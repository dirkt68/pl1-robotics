==> flow/design.v <==
`timescale 1ns / 1ps
module bin2dec (
    input clk,
    input start,
    input [15:0] din,
    output done,
    output reg [15:0] dout
);
    reg [2:0] state = 0;
    reg [31:0] data;
    reg [31:0] div;
    reg [3:0] mod;
    reg [1:0] byte_count;
    assign done = (state == 0 || state == 1) ? 1 : 0;
    always@(posedge clk)
        case (state)
        0: begin
            if (start == 1) begin
                state <= 2;
                data <= ({16'b0, din} * 1000) >> 16;
                byte_count <= 0;
            end
        end
        1: begin
            if (start == 0)
                state <= 0;
        end
        2: begin
            div <= data / 10;
            mod <= data % 10;
            state <= 4;
        end
        3: begin
            if (byte_count == 3)
                state <= 1;
            else
                state <= 2;
            data <= div;
            byte_count <= byte_count + 1;
        end
        4: begin
            dout[11:0] <= dout[15:4];
            dout[15:12] <= mod[3:0];
            state <= 3;
        end
        default: begin
            state <= 0;
        end
        endcase
endmodule
======== Step by step through the tools: bin2dec ========
The steps from the RTL of bin2dec to its reports follow in flow order.
Lines are those of the file above, counted from 1.
Cell names lack the library's common part.
The mark - stands for no value.
design
  top module .............................. bin2dec
  clock port .............................. clk
  cell library ............................ sky130hd
  library corner .......................... tt_025C_1v80

======== After elaboration ========
Yosys after proc, flatten, opt, wreduce and memory -nomap, before mapping. Memory bits, and registers merged into a memory's read port (data or address), are not among the register bits. Print and check cells are not counted. Equal cells are merged and count once.
word-level totals
  register bits after elaboration ......... 89
  latch bits .............................. 0
  memory bits (writable) .................. 0
  bits in read-only memories .............. 0
  clocked read ports x word width ......... 0
  memory cells ............................ 0
  bits of input ports ..................... 18
  output and inout bits ................... 17
  elaborated cells ........................ 32
operators by class
  add/subtract/negate cells ............... 1
  multiply operators ...................... 1
  divide/modulo/power cells ............... 2
  order comparisons ....................... 0
  equal/unequal tests ..................... 7
  shift-type cells ........................ 0
  multiplexer cells ....................... 9
  bitwise gates (word level) .............. 0
  reductions and logical operators ........ 5
operators by type and width
  cell                                                  count
  multiplier 16 x 7 -> 23 bit (second input constant)   1
  divider 32 x 4 -> 32 bit (second input constant)      1
  modulo 32 x 4 -> 32 bit (second input constant)       1
  parallel mux 32 bit (select 2 bit)                    1
  2-to-1 mux 32 bit                                     1
  parallel mux 3 bit (select 5 bit)                     1
  equality test 3 x 2 -> 1 bit (second input constant)  2
  2-to-1 mux 3 bit                                      2
  != test 2 bit (second input constant)                 2
  AND reduction 2 bit                                   2
  parallel mux 2 bit (select 2 bit)                     1
  2-to-1 mux 2 bit                                      2
  equality test 3 x 1 -> 1 bit (second input constant)  1
  equality test 3 bit (second input constant)           1
  logical NOT 3 bit                                     1
  adder 2 x 1 -> 2 bit (second input constant)          1
  equality test 2 bit (second input constant)           1
  nonzero test 2 bit                                    1
  logical OR 1 bit                                      1
  2-to-1 mux 1 bit                                      1

======== Longest topological paths ========
Depth = most cells in a row (Yosys ltp): at word level without a register or memory, in the mapped netlist without a sequential cell, where the memories' decode and read muxes count.
depth
  depth after elaboration ................. 3
  ABC_AREA ................................ 0
  gate-level depth with buffers ........... 19
  gate-level depth less buffers ........... 18

======== Mapped cells and area ========
The flow's flattened synthesis, as Yosys stat reports it; memories are mapped. The netlist is that of the ABC_AREA named above (0 if unset); the other value can give another one.
cells by type
  type      count  total area (µm²)
  edfxtp_1  42     1,261.21
  fa_1      53     1.06E+03
  ha_1      53     663.136
  inv_1     30     112.608
  a21oi_1   22     110.106
  xnor2_1   11     96.342
  o21ai_0   17     85.082
  nor2_1    22     82.579
  nand2_1   16     60.058
  a21o_1    7      52.55
  nand3_1   10     50.048
  o31ai_1   6      45.043
  xor2_1    5      43.792
  a211oi_4  2      40.038
  o211a_1   4      40.038
  and2_1    6      37.536
  nor3_1    7      35.034
  clkbuf_1  8      30.029
Other cell types: 58; their cells: 99.
synthesis totals
  mapped cells ............................ 420
  chip area (Yosys) ....................... 4,718.3 µm²
  sequential area ......................... 1,261.2 µm²
  flip-flop cells ......................... 42
  buffers ................................. 17

======== Worst setup path after synthesis ========
OpenSTA on the mapped netlist: ideal clock, no wires. The path of least setup slack (recovery checks aside). Input and output delay are each 20% of the period. Register names are those of the netlist, which keeps one name where synthesis merged equal registers.
timing path post-synthesis
  kind .................................... input-to-reg
  start point ............................. input port din[2]
  end point ............................... register data[9]
  clock period ............................ 13.6 ns
  input delay ............................. 2.720 ns
  library setup time ...................... 0.263 ns
  time at the first pin ................... 2.720 ns
  data arrival time ....................... 7.093 ns
  data required time ...................... 13.337 ns
  setup slack ............................. 6.244 ns
  delay of the path ....................... 4.636 ns
  stages .................................. 16
  buffers on the path ..................... 0
  synthesis period reached ................ 7.356 ns
"delay of the path" is the arrival time less input delay plus setup time.
"stages" counts driving pins, that of a launching flip-flop among them; a cell with two outputs on the path counts twice.
"synthesis period reached" = period - worst setup slack (recovery checks aside). The figure is calculated, with input and output delays left at 20% of the set period.
The rows between start and end are the longest chain of elaborated cells between them; the timing report does not say that the signal goes this way. Where chains are equally long, one stands for them.
Each line given opens the expression or statement behind the cell; cells for indexed reads and writes are added by Yosys, which also makes memories of some case tables.
on the way, post-synthesis
  path through ............................ fa_1 fa_1 fa_1 fa_1 ha_1 a21o_1 a2111oi_0 o21ai_0 a31oi_1 o21bai_1 a21oi_1 o21ai_0 o41a_1 a31oi_1 xnor2_1 nor2_1
  length of the longest elaborated chain .. 3
  elaborated cells on any way between the ends .. 3
  source lines of those cells ............. 3
  those cells by class .................... 1 x mul; 2 x mux
ends and longest elaborated chain, post-synthesis
  item                                line  RTL
  start: declaration                  5     input [15:0] din,
  multiplier 16 x 7 -> 23 bit         20    data <= ({16'b0, din} * 1000) >> 16;
  2-to-1 mux 32 bit                   18    if (start == 1) begin
  parallel mux 32 bit (select 2 bit)  16    case (state)
  end: assignment                     20
  end: assignment                     38    data <= div;
  end: declaration                    10    reg [31:0] data;

======== Path in the finished layout ========
Path of least setup slack in the final report of job 1 (OpenROAD, finished layout, wires in). Where an end is a register, its clock arrival counts in the times.
timing path after layout
  kind .................................... input-to-reg
  start point ............................. input port din[0]
  end point ............................... register data[9]
  clock period ............................ 10.1 ns
  input delay ............................. 2.02 ns
  library setup time ...................... 0.25 ns
  time at the first pin ................... 2.02 ns
  data arrival time ....................... 7.38 ns
  data required time ...................... 10.15 ns
  setup slack ............................. 2.78 ns
  stages .................................. 19
  buffers on the path ..................... 1
The rows between start and end are the longest chain of elaborated cells between them; the timing report does not say that the signal goes this way. Where chains are equally long, one stands for them.
on the way, after layout
  path through ............................ clkdlybuf4s50_1 fa_1 inv_1 fa_1 fa_1 inv_1 fa_1 ha_1 a21o_1 a2111oi_0 o21ai_0 a31oi_1 o21bai_1 a21oi_2 o21ai_1 o41a_1 a31oi_1 xnor2_1 nor2_1
  length of the longest elaborated chain .. 3
  elaborated cells on any way between the ends .. 3
  source lines of those cells ............. 3
  those cells by class .................... 1 x mul; 2 x mux
ends and longest elaborated chain, after layout
  item                                line  RTL
  start: declaration                  5     input [15:0] din,
  multiplier 16 x 7 -> 23 bit         20    data <= ({16'b0, din} * 1000) >> 16;
  2-to-1 mux 32 bit                   18    if (start == 1) begin
  parallel mux 32 bit (select 2 bit)  16    case (state)
  end: assignment                     20
  end: assignment                     38    data <= div;
  end: declaration                    10    reg [31:0] data;

Wiki page: bin2dec / flow data

Record of 2 stored runs of the RTL-to-layout flow on bin2dec, platform sky130hd. The runs are unordered. Constraints: input delay and output delay 20% of the set period each, output load 0.01 pF.
By "period achieved" is meant the clock period of the run minus its worst setup slack. This is arithmetic on one report: input and output delays are still those of the set period (20% each).
"critical path time" is the time allowed to the run's worst setup path (the clock period less input and output delay, where it has them) less its slack. Clock arrival times count: a late capture clock shortens it, a late launch clock lengthens it.

---- job 1 ----
settings
  period_ns = 10.1
  CORE_UTILIZATION = 72
  SETUP_SLACK_MARGIN = 2.46
  PLACE_DENSITY_LB_ADDON = 0.02
  CORE_ASPECT_RATIO = 0.82
  CORE_MARGIN = 9
  CELL_PAD_IN_SITES_DETAIL_PLACEMENT = 0
  TNS_END_PERCENT = 80
  ABC_AREA = 0
  GPL_TIMING_DRIVEN = 1
  CTS_CLUSTER_DIAMETER = 104
  MIN_ROUTING_LAYER = met2
  CAP_MARGIN = 20
  SLEW_MARGIN = 20
results
  period achieved ......................... 7.323 ns
  worst setup slack after layout .......... 2.777 ns
  critical path time ...................... 5.30 ns
  type of the worst setup path ............ input-to-reg
  worst-case hold slack ................... 0.422 ns
  die size ................................ 9,805.7 µm²
  sum of negative setup slack ............. 0.000 ns
  standard-cell area after layout ......... 5,177.5 µm²
  chip area after synthesis (Yosys) ....... 4,718.3 µm²
  final utilization ....................... 0.825

---- job 2 ----
settings
  period_ns = 5.4
  CORE_UTILIZATION = 40
  PLACE_DENSITY_LB_ADDON = 0.17
  CORE_MARGIN = 6
  CELL_PAD_IN_SITES_GLOBAL_PLACEMENT = 3
  CELL_PAD_IN_SITES_DETAIL_PLACEMENT = 2
  TNS_END_PERCENT = 95
  ABC_AREA = 0
  GPL_TIMING_DRIVEN = 1
  GPL_ROUTABILITY_DRIVEN = 0
  SLEW_MARGIN = 20
  CAP_MARGIN = 20
results
  final utilization ....................... 0.5
  chip area after synthesis (Yosys) ....... 4,718.3 µm²
  worst setup slack after layout .......... -0.094 ns
  critical path time ...................... 4.41 ns
  type of the worst setup path ............ input-to-reg
  standard-cell area after layout ......... 5,739.2 µm²
  die size ................................ 14,545.6 µm²
  worst-case hold slack ................... 0.425 ns
  period achieved ......................... 5.494 ns
  sum of negative setup slack ............. -0.209 ns
