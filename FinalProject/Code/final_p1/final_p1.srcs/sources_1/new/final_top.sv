==> flow/design.v <==
`timescale 1ns/1ps
parameter COAST_SPEED = 81_750;  
parameter SPIN_RIGHT = 4'b1010;
parameter SPIN_LEFT = 4'b0101;
parameter FORWARD = 4'b1001;
parameter REVERSE = 4'b0110;
parameter PAUSE = 4'b0000;
module driverController (
	input clk100,
	input [2:0] infraSensor,
	input motor,
	output [3:0] IN
);
logic [16:0] widthCounter = 0;
logic [16:0] pwmSize = COAST_SPEED;
logic [3:0] inTemp = 0;
always @(posedge clk100) begin
	widthCounter <= widthCounter + 1;
	if ((widthCounter < pwmSize) && !motor) begin
		case (infraSensor)
			3'b000: inTemp <= FORWARD;
			3'b001: inTemp <= SPIN_RIGHT;
			3'b010: inTemp <= FORWARD;
			3'b011: inTemp <= SPIN_RIGHT;
			3'b100: inTemp <= SPIN_LEFT;
			3'b101: inTemp <= FORWARD;
			3'b110: inTemp <= SPIN_LEFT;
			3'b111: inTemp <= FORWARD;
		endcase
	end
	else begin
		inTemp <= PAUSE;
	end
end
assign IN = inTemp;
endmodule
`timescale 1ns / 1ps
module final_top(
	input clk100,			 
	output servoOut,		 
	output actuatorPull,	 
	output actuatorPush,	 
	input [2:0] infraSensor,  
	input servoPhotoT,	 
	input RPhotoT,		 
	input LPhotoT,		 
	input motor,	  
	output [3:0] IN,  
	output [6:0] seg,	 
	output [3:0] an		 
	);
	wire fireSig;
	wire [1:0] RFreq;
	wire [1:0] LFreq;
	wire [1:0] servoFreq;
	sevsegController u0 (
		.*
	);
	servoController u1 (
		.*
	);
	driverController u2 (
		.*
	);
	freqCounter u3 (
		.*
	);
	fireController u4 (
		.*
	);
endmodule
`timescale 1ns / 1ps
parameter TIME_A = 400_000_000;  
parameter SETUP = 0;
parameter WAIT = 1;
parameter PUSH_TRIG = 2;
parameter PULL_TRIG = 3;
module fireController(
	input clk100,
	input fireSig,
	output actuatorPush,
	output actuatorPull
	);
	logic [31:0] timer = 0;
	logic [7:0] state = SETUP;
	logic actuatorPullTemp = 0;
	logic actuatorPushTemp = 0;
	assign actuatorPull = actuatorPullTemp;
	assign actuatorPush = actuatorPushTemp;
	always @(posedge clk100) begin
		case (state)
			SETUP: begin  
				if (timer < TIME_A) begin
					timer <= timer + 1;
					state <= SETUP;
				end
				actuatorPullTemp <= 1;
				if (timer == TIME_A) begin
					state <= WAIT;
					actuatorPullTemp <= 0;
					timer <= 0;
				end
			end
			WAIT: begin  
				if (fireSig) begin
					state <= PUSH_TRIG;
				end
				else begin
					timer <= 0;
					actuatorPushTemp <= 0;
					actuatorPullTemp <= 0;
					state <= WAIT;
				end
			end
			PUSH_TRIG: begin  
				if (timer < TIME_A) begin
					timer <= timer + 1;
					state <= PUSH_TRIG;
				end
				actuatorPushTemp <= 1;  
				if (timer == TIME_A) begin
					timer <= 0;
					actuatorPushTemp <= 0;
					state <= PULL_TRIG;
				end
			end
			PULL_TRIG: begin  
				if (timer < TIME_A) begin
					timer <= timer + 1;
					state <= PULL_TRIG;
				end
				actuatorPullTemp <= 1;  
				if (timer == TIME_A) begin
					timer <= 0;
					actuatorPullTemp <= 0;
					state <= WAIT;
				end
			end
		endcase
	end
endmodule
`timescale 1ns / 1ps
parameter MAX_COUNT = 10_000_000;
module freqCounter(
	input clk100,
	input RPhotoT,
	input LPhotoT,
	input servoPhotoT,
	output reg [1:0] RFreq,
	output reg [1:0] LFreq,
	output reg [1:0] servoFreq
    );
	logic [26:0] counter = 0;
	logic ROld = 0;
	logic LOld = 0;
	logic SOld = 0;
	logic [15:0] RFreqCount = 0;
	logic [15:0] LFreqCount = 0;
	logic [15:0] servoFreqCount = 0;
	logic [15:0] RFreqOut = 0;
	logic [15:0] LFreqOut = 0;
	logic [15:0] servoFreqOut = 0;
	always @(posedge clk100) begin
		counter <= counter + 1;
		if (RPhotoT != ROld) begin
			RFreqCount <= RFreqCount + 1;
		end
		else if (LPhotoT != LOld) begin
			LFreqCount <= LFreqCount + 1;
		end
		else if (servoPhotoT != SOld) begin
			servoFreqCount <= servoFreqCount + 1;
		end
		if (counter == MAX_COUNT) begin
			counter <= 0;
			RFreqOut <= RFreqCount >> 1;
			LFreqOut <= LFreqCount >> 1;
			servoFreqOut <= servoFreqCount >> 1;
			RFreqCount <= 0;
			LFreqCount <= 0;
			servoFreqCount <= 0;
		end
		ROld = RPhotoT;
		LOld = LPhotoT;
		SOld = servoPhotoT;
	end
	always @(posedge clk100) begin
		if (RFreqOut > 10 && RFreqOut < 40)begin
			RFreq <= 2'b01;  
		end
		else if (RFreqOut > 40 && RFreqOut < 110) begin
			RFreq <= 2'b10;  
		end
		else begin
			RFreq <= 2'b00;  
		end
		if (LFreqOut > 10 && LFreqOut < 40)begin
			LFreq <= 2'b01;
		end
		else if (LFreqOut > 40 && LFreqOut < 110) begin
			LFreq <= 2'b10;
		end
		else begin
			LFreq <= 2'b00;
		end
		if (servoFreqOut > 10 && servoFreqOut < 40)begin
			servoFreq <= 2'b01;
		end
		else if (servoFreqOut > 40 && servoFreqOut < 110) begin
			servoFreq <= 2'b10;
		end
		else begin
			servoFreq <= 2'b00;
		end
	end
endmodule
`timescale 1ns / 1ps
parameter MAX_PWM_SIGNAL = 250_000;  
parameter MAX_POS = 240_000;  
parameter NEUTRAL_POS = 150_000;  
parameter MIN_POS = 60_000;  
parameter STEP = 1000;  
parameter TIME_S = 500_000_000;  
module servoController(
        input clk100,
        input [1:0] servoFreq,
        input [1:0] RFreq,
        input [1:0] LFreq,
        output reg fireSig,
        output servoOut
    );
    logic [19:0] pwmSize = NEUTRAL_POS;
    logic [19:0] pulseCount = 0;  
	logic [28:0] timer = 0;  
    logic servoOutTemp = 0;
	logic timerLStart = 0;
	logic timerRStart = 0;
	logic pauseMovement = 0;
    always @(posedge clk100) begin
        pulseCount <= pulseCount + 1;
		if (timerLStart || timerRStart) begin
			timer <= timer + 1;
		end
        if ((pulseCount < pwmSize)) begin
            servoOutTemp <= 1'b1;
        end
        else begin
            servoOutTemp <= 1'b0;
        end
       if (pulseCount == MAX_PWM_SIGNAL) begin
        	pulseCount <= 20'd0;
			if (RFreq == 2 || timerRStart) begin
				timerRStart <= 1;
				if (servoFreq != 2 && !pauseMovement) begin
					pwmSize <= (pwmSize < MAX_POS) ? (pwmSize + STEP) : (pwmSize);
				end
			end
			else if (LFreq == 2 || timerLStart) begin
				timerLStart <= 1;
				if (servoFreq != 2 && !pauseMovement) begin
					pwmSize <= (pwmSize > MIN_POS) ? (pwmSize - STEP) : (pwmSize);
				end
				end
		end
		if (servoFreq == 2) begin
			pauseMovement <= 1;
			fireSig <= 1;
		end
		else if (pwmSize >= MAX_POS || pwmSize <= MIN_POS) begin
			pauseMovement <= 1;
			fireSig <= 1;
		end
		if (timer == TIME_S) begin
		   timerRStart <= 0;
		   timerLStart <= 0;
		   timer <= 0;
		   pwmSize <= NEUTRAL_POS;
		   pauseMovement <= 0;
		   fireSig <= 0;
	   end
    end
    assign servoOut = servoOutTemp;
endmodule
`timescale 1ns/1ps
module sevsegController(
    input clk100,
	input [1:0] RFreq,
    input [1:0] LFreq,
    output [6:0] seg,
    output [3:0] an
);
    typedef enum {FOUR = 0, THREE = 1, TWO = 2, ONE = 3} ANODE_POS;
    ANODE_POS position;
    logic [19:0] counter = 0;
    logic [6:0] seg_temp;
    logic [3:0] an_temp;
    initial begin
        position = FOUR;
    end
    always @(posedge clk100) begin
        counter <= counter + 1;
    end
    assign position = ANODE_POS'(counter[19:18]);
    always @(posedge clk100) begin
        case (position)
            FOUR:    an_temp <= 4'b0111;
            THREE:   an_temp <= 4'b1011;
            TWO:     an_temp <= 4'b1101;
            ONE:     an_temp <= 4'b1110;
            default: an_temp <= 4'b0111;
        endcase
    end
    assign an = an_temp;
    always @(posedge clk100) begin
        if (RFreq == 2 || LFreq == 2) begin
            seg_temp <= 7'b1000110;  
        end
        else if (RFreq == 1 || LFreq == 1) begin
            seg_temp <= 7'b0001110;  
        end
        else begin
            seg_temp <= 7'b0111111;  
        end
    end
    assign seg = seg_temp;
endmodule
* From RTL to reports: final_top
The steps from the RTL of final_top to its reports follow in flow order. Line numbers count from 1 in the design file above. Library cell names are shortened. The mark - stands for no value.
Design: top module final_top, clock port clk100, library sky130hd, timing corner tt_025C_1v80

* After elaboration
Yosys after proc, flatten, opt, wreduce and memory -nomap, before mapping. Memory bits, and registers merged into a memory's read port (data or address), are not among the register bits. Print and check cells are not counted. Memory sizes are those after Yosys's memory passes, which may raise the word count (mostly to a power of two), join words into wider ones and drop unused or constant bits.
Operators by class: add/subtract/negate cells 10, multipliers 0, div/mod/pow operators 0, order comparisons 19, equal/unequal tests 23, shift-type cells 0, mux-type cells 29, bitwise logic cells 3, reduce/logical cells 34
Operators with widths (count):
- two-way mux 20 bit | 6
- two-way mux 32 bit | 3
- case mux 32 bit (select 2 bit) | 1
- adder 16 x 1 -> 16 bit (second input constant) | 3
- two-way mux 8 bit | 6
- > comparator 15 x 4 -> 1 bit (second input constant) | 3
- > comparator 15 x 6 -> 1 bit (second input constant) | 3
- < comparator 15 x 6 -> 1 bit (second input constant) | 3
- < comparator 15 x 7 -> 1 bit (second input constant) | 3
- adder 32 x 1 -> 32 bit (second input constant) | 1
- < comparator 32 x 29 -> 1 bit (second input constant) | 1
- == test 32 x 29 -> 1 bit (second input constant) | 1
- case mux 8 bit (select 4 bit) | 1
- adder 29 x 1 -> 29 bit (second input constant) | 1
- == test 29 bit (second input constant) | 1
- adder 27 x 1 -> 27 bit (second input constant) | 1
- == test 27 x 24 -> 1 bit (second input constant) | 1
- adder 20 x 1 -> 20 bit (second input constant) | 1
- adder 20 x 10 -> 20 bit (second input constant) | 1
- subtractor 20 x 10 -> 20 bit (second input constant) | 1
- > comparator 20 x 16 -> 1 bit (second input constant) | 1
- <= comparator 20 x 16 -> 1 bit (second input constant) | 1
- greater-or-equal comparator 20 x 18 -> 1 bit (second input constant) | 1
- < comparator 20 x 18 -> 1 bit (second input constant) | 1
- == test 20 x 18 -> 1 bit (second input constant) | 1
- < comparator 20 bit | 1
- adder 17 x 1 -> 17 bit (second input constant) | 1
- < comparator 17 bit (second input constant) | 1
Not listed: further kinds 27, cells in them 68.
Bit counts: flip-flop bits (word level) 269, latch bits 0, RAM bits 0, bits in read-only memories 32, clocked read ports x word width 4, memory cells 1, bits of input ports 8, word-level cells 146
Memory list:
- (no name shown) | depth 8, bits a word 4, rd ports 1, wr ports 0, line 20 | case (infraSensor)

* Depth
Depth = most cells in a row (Yosys ltp): at word level without a register or memory, in the mapped netlist without a sequential cell, where the memories' decode and read muxes count.
Logic depth: depth in word-level cells 5, ABC_AREA 0, gate-level depth with buffers 10, gate-level depth less buffers 10

* Synthesis result
The flow's flattened synthesis, as Yosys stat reports it; memories are mapped. The netlist is that of the ABC_AREA named above (0 if unset); the other value can give another one. Totals and module areas in this step are rounded.
Synthesis totals: cells in the netlist 1182, chip area (Yosys) 11900 µm², mapped flip-flops 261
Cells by type:
- dfxtp_1 | count 180, area in all 3.6E+03 µm²
- edfxtp_1 | count 81, area in all 2.43E+03 µm²
- xor2_1 | count 93, area in all 814.531 µm²
- xnor2_1 | count 72, area in all 630.605 µm²
- nor2_1 | count 164, area in all 615.59 µm²
- ha_1 | count 48, area in all 600.576 µm²
- nand3_1 | count 65, area in all 325.312 µm²
- nand2_1 | count 76, area in all 285.274 µm²
- nand4_1 | count 40, area in all 250.24 µm²
- inv_1 | count 52, area in all 195.187 µm²
- and3_1 | count 28, area in all 175.168 µm²
- a21oi_1 | count 29, area in all 145.139 µm²
- o21ai_0 | count 29, area in all 145.139 µm²
- mux2i_1 | count 14, area in all 140.134 µm²
- and4_1 | count 12, area in all 105.101 µm²
- a21o_1 | count 13, area in all 97.594 µm²
- nor4_1 | count 15, area in all 93.84 µm²
- nor4b_1 | count 10, area in all 87.584 µm²
Not listed: further types 47, cells in them 161. By module: a second synthesis without flattening, with its own total; a netlist apart from the flattened one above.
Unflattened totals: cell total of the unflattened synthesis 1245, area total of the unflattened synthesis 12500 µm²
Each row is one instance without its submodules.
Modules:
- freqCounter | times used 1, cells 456, area 5010 µm², sequential area 3030 µm²
- servoController | times used 1, cells 471, area 4190 µm², sequential area 1420 µm²
- fireController | times used 1, cells 220, area 2340 µm², sequential area 1080 µm²
- driverController | times used 1, cells 78, area 833 µm², sequential area 420 µm²
- sevsegController | times used 1, cells 20, area 175 µm², sequential area 60.1 µm²
- final_top | times used 1, cells 0, area 0.0 µm², sequential area 0.0 µm²

* Timing after synthesis
Path of least setup slack by OpenSTA after synthesis, without wires, with an ideal clock, recovery checks aside; 20% of the period is set as input and as output delay. Where synthesis merged equal registers, the netlist keeps one of their names.
Path after synthesis: kind register to register, start point register u4.timer[0], end point register u4.timer[0], period 4.58 ns, setup time 0.432 ns, data arrival time 3.325 ns, required time 4.148 ns, path slack 0.823 ns, delay of the path 3.757 ns, stages 10, buffers on the path 1, synthesis period reached 3.757 ns
"delay of the path" = arrival - input delay + setup time. "stages" counts driving pins, that of a launching flip-flop among them; a cell with two outputs on the path counts twice. "synthesis period reached" is the clock period less the worst setup slack; recovery checks do not enter. This is arithmetic on one report: input and output delays are still those of the set period (20% each). Between the ends stands the longest chain of elaborated cells between them, by number of cells; it is not shown to be the way that was timed. Of several equally long chains one is given. Each line given opens the expression or statement behind the cell; cells for indexed reads and writes are added by Yosys, which also makes memories of some case tables. A register here has more assigning lines than the two given. Only ways into the end's enable, where the timed path ends, are counted here.
Between the ends, after synthesis: path through edfxtp_1 > inv_1 > ha_1 > nor4b_1 > nand4_1 > nor4_2 > or2_2 > clkbuf_1 > nor2b_1 > a21oi_1, length of the longest elaborated chain 3
Ends and longest elaborated chain, after synthesis:
- start: declaration | line 84 | logic [31:0] timer = 0;
- start: assignment | line 94 | timer <= timer + 1;
- start: assignment | line 117 | timer <= timer + 1;
- < comparator 32 x 29 -> 1 bit | line 116 | if (timer < TIME_A) begin
- != test 3 x 1 -> 1 bit
- AND reduction 3 bit
- end: assignment | line 117
- end: assignment | line 129 | timer <= timer + 1;
- end: declaration | line 84

* Worst path after layout
From the final timing report of run 1: the path of least setup slack in the routed layout; clock arrival at registers is part of the times.
Path post-layout: kind register to register, start point register u1.timerRStart, end point register u1.pwmSize[19], period 2.29 ns, setup time 0.07 ns, data arrival time 2.91 ns, required time 2.77 ns, path slack -0.14 ns, stages 11, buffers on the path 1
Between the ends stands the longest chain of elaborated cells between them, by number of cells; it is not shown to be the way that was timed. Of several equally long chains one is given. A register here has more assigning lines than the two given.
Between the ends, post-layout: path through dfxtp_4 > nor2_4 > buf_6 > ha_4 > a21o_1 > a221o_1 > o21bai_4 > a21oi_4 > mux2i_1 > or3_4 > a21oi_1, length of the longest elaborated chain 3
Ends and longest elaborated chain, post-layout:
- start: declaration | line 237 | logic timerRStart = 0;
- start: assignment | line 253 | timerRStart <= 1;
- start: assignment | line 274 | timerRStart <= 0;
- logical OR 1 bit | line 252 | if (RFreq == 2 || timerRStart) begin
- != test 3 bit
- AND reduction 5 bit
- end: assignment | line 255 | pwmSize <= (pwmSize < MAX_POS) ? (pwmSize + STEP) : (pwmSize);
- end: assignment | line 261 | pwmSize <= (pwmSize > MIN_POS) ? (pwmSize - STEP) : (pwmSize);
- end: declaration | line 232 | logic [19:0] pwmSize = NEUTRAL_POS;

Wiki page: final_top / flow data

Record of 2 stored runs of the RTL-to-layout flow on final_top, platform sky130hd. The runs are unordered. Constraints: input delay and output delay 20% of the set period each, output load 0.01 pF.
By "clock period achieved" is meant the clock period of the run minus its worst setup slack. This is arithmetic on one report: input and output delays are still those of the set period (20% each).
"worst setup path time": the worst setup path's part of the clock period (all of it between registers, 20% less for each end at a port) less its slack. A launch clock that arrives late makes it longer, a capture clock that arrives late makes it shorter.
By "power" is meant OpenSTA's value without simulated activity: inputs other than the clock are taken to toggle once in ten clock periods, and the tool carries that through the logic.
Measured values are rounded.

* Run 1 | settings: period_ns 2.29; CORE_UTILIZATION 28; PLACE_DENSITY_LB_ADDON 0.02; CELL_PAD_IN_SITES_DETAIL_PLACEMENT 0; TNS_END_PERCENT 5; GPL_TIMING_DRIVEN 0; CTS_CLUSTER_SIZE 30; CTS_CLUSTER_DIAMETER 45; MIN_ROUTING_LAYER met1; MAX_ROUTING_LAYER met4; CAP_MARGIN 20; CORE_MARGIN 2; SLEW_MARGIN 20 | results: clock period achieved 2.429 ns; setup TNS -1.03 ns; standard-cell area after layout 15200 µm²; utilization after layout 36.3 %; netlist area reported by Yosys 11900 µm²; die size 44200 µm²; setup slack of the worst path -0.139 ns; worst setup path time 2.43 ns; worst path kind register to register; power 12500 uW; smallest hold slack 0.396 ns
* Run 2 | settings: period_ns 6.07; CAP_MARGIN 20; CORE_MARGIN 2; CORE_UTILIZATION 40; SLEW_MARGIN 20 | results: standard-cell area after layout 13500 µm²; netlist area reported by Yosys 11900 µm²; setup TNS 0.000 ns; power 3800 uW; clock period achieved 3.405 ns; smallest hold slack 0.401 ns; setup slack of the worst path 2.66 ns; utilization after layout 45.7 %; die size 31200 µm²; worst setup path time 3.41 ns; worst path kind register to register
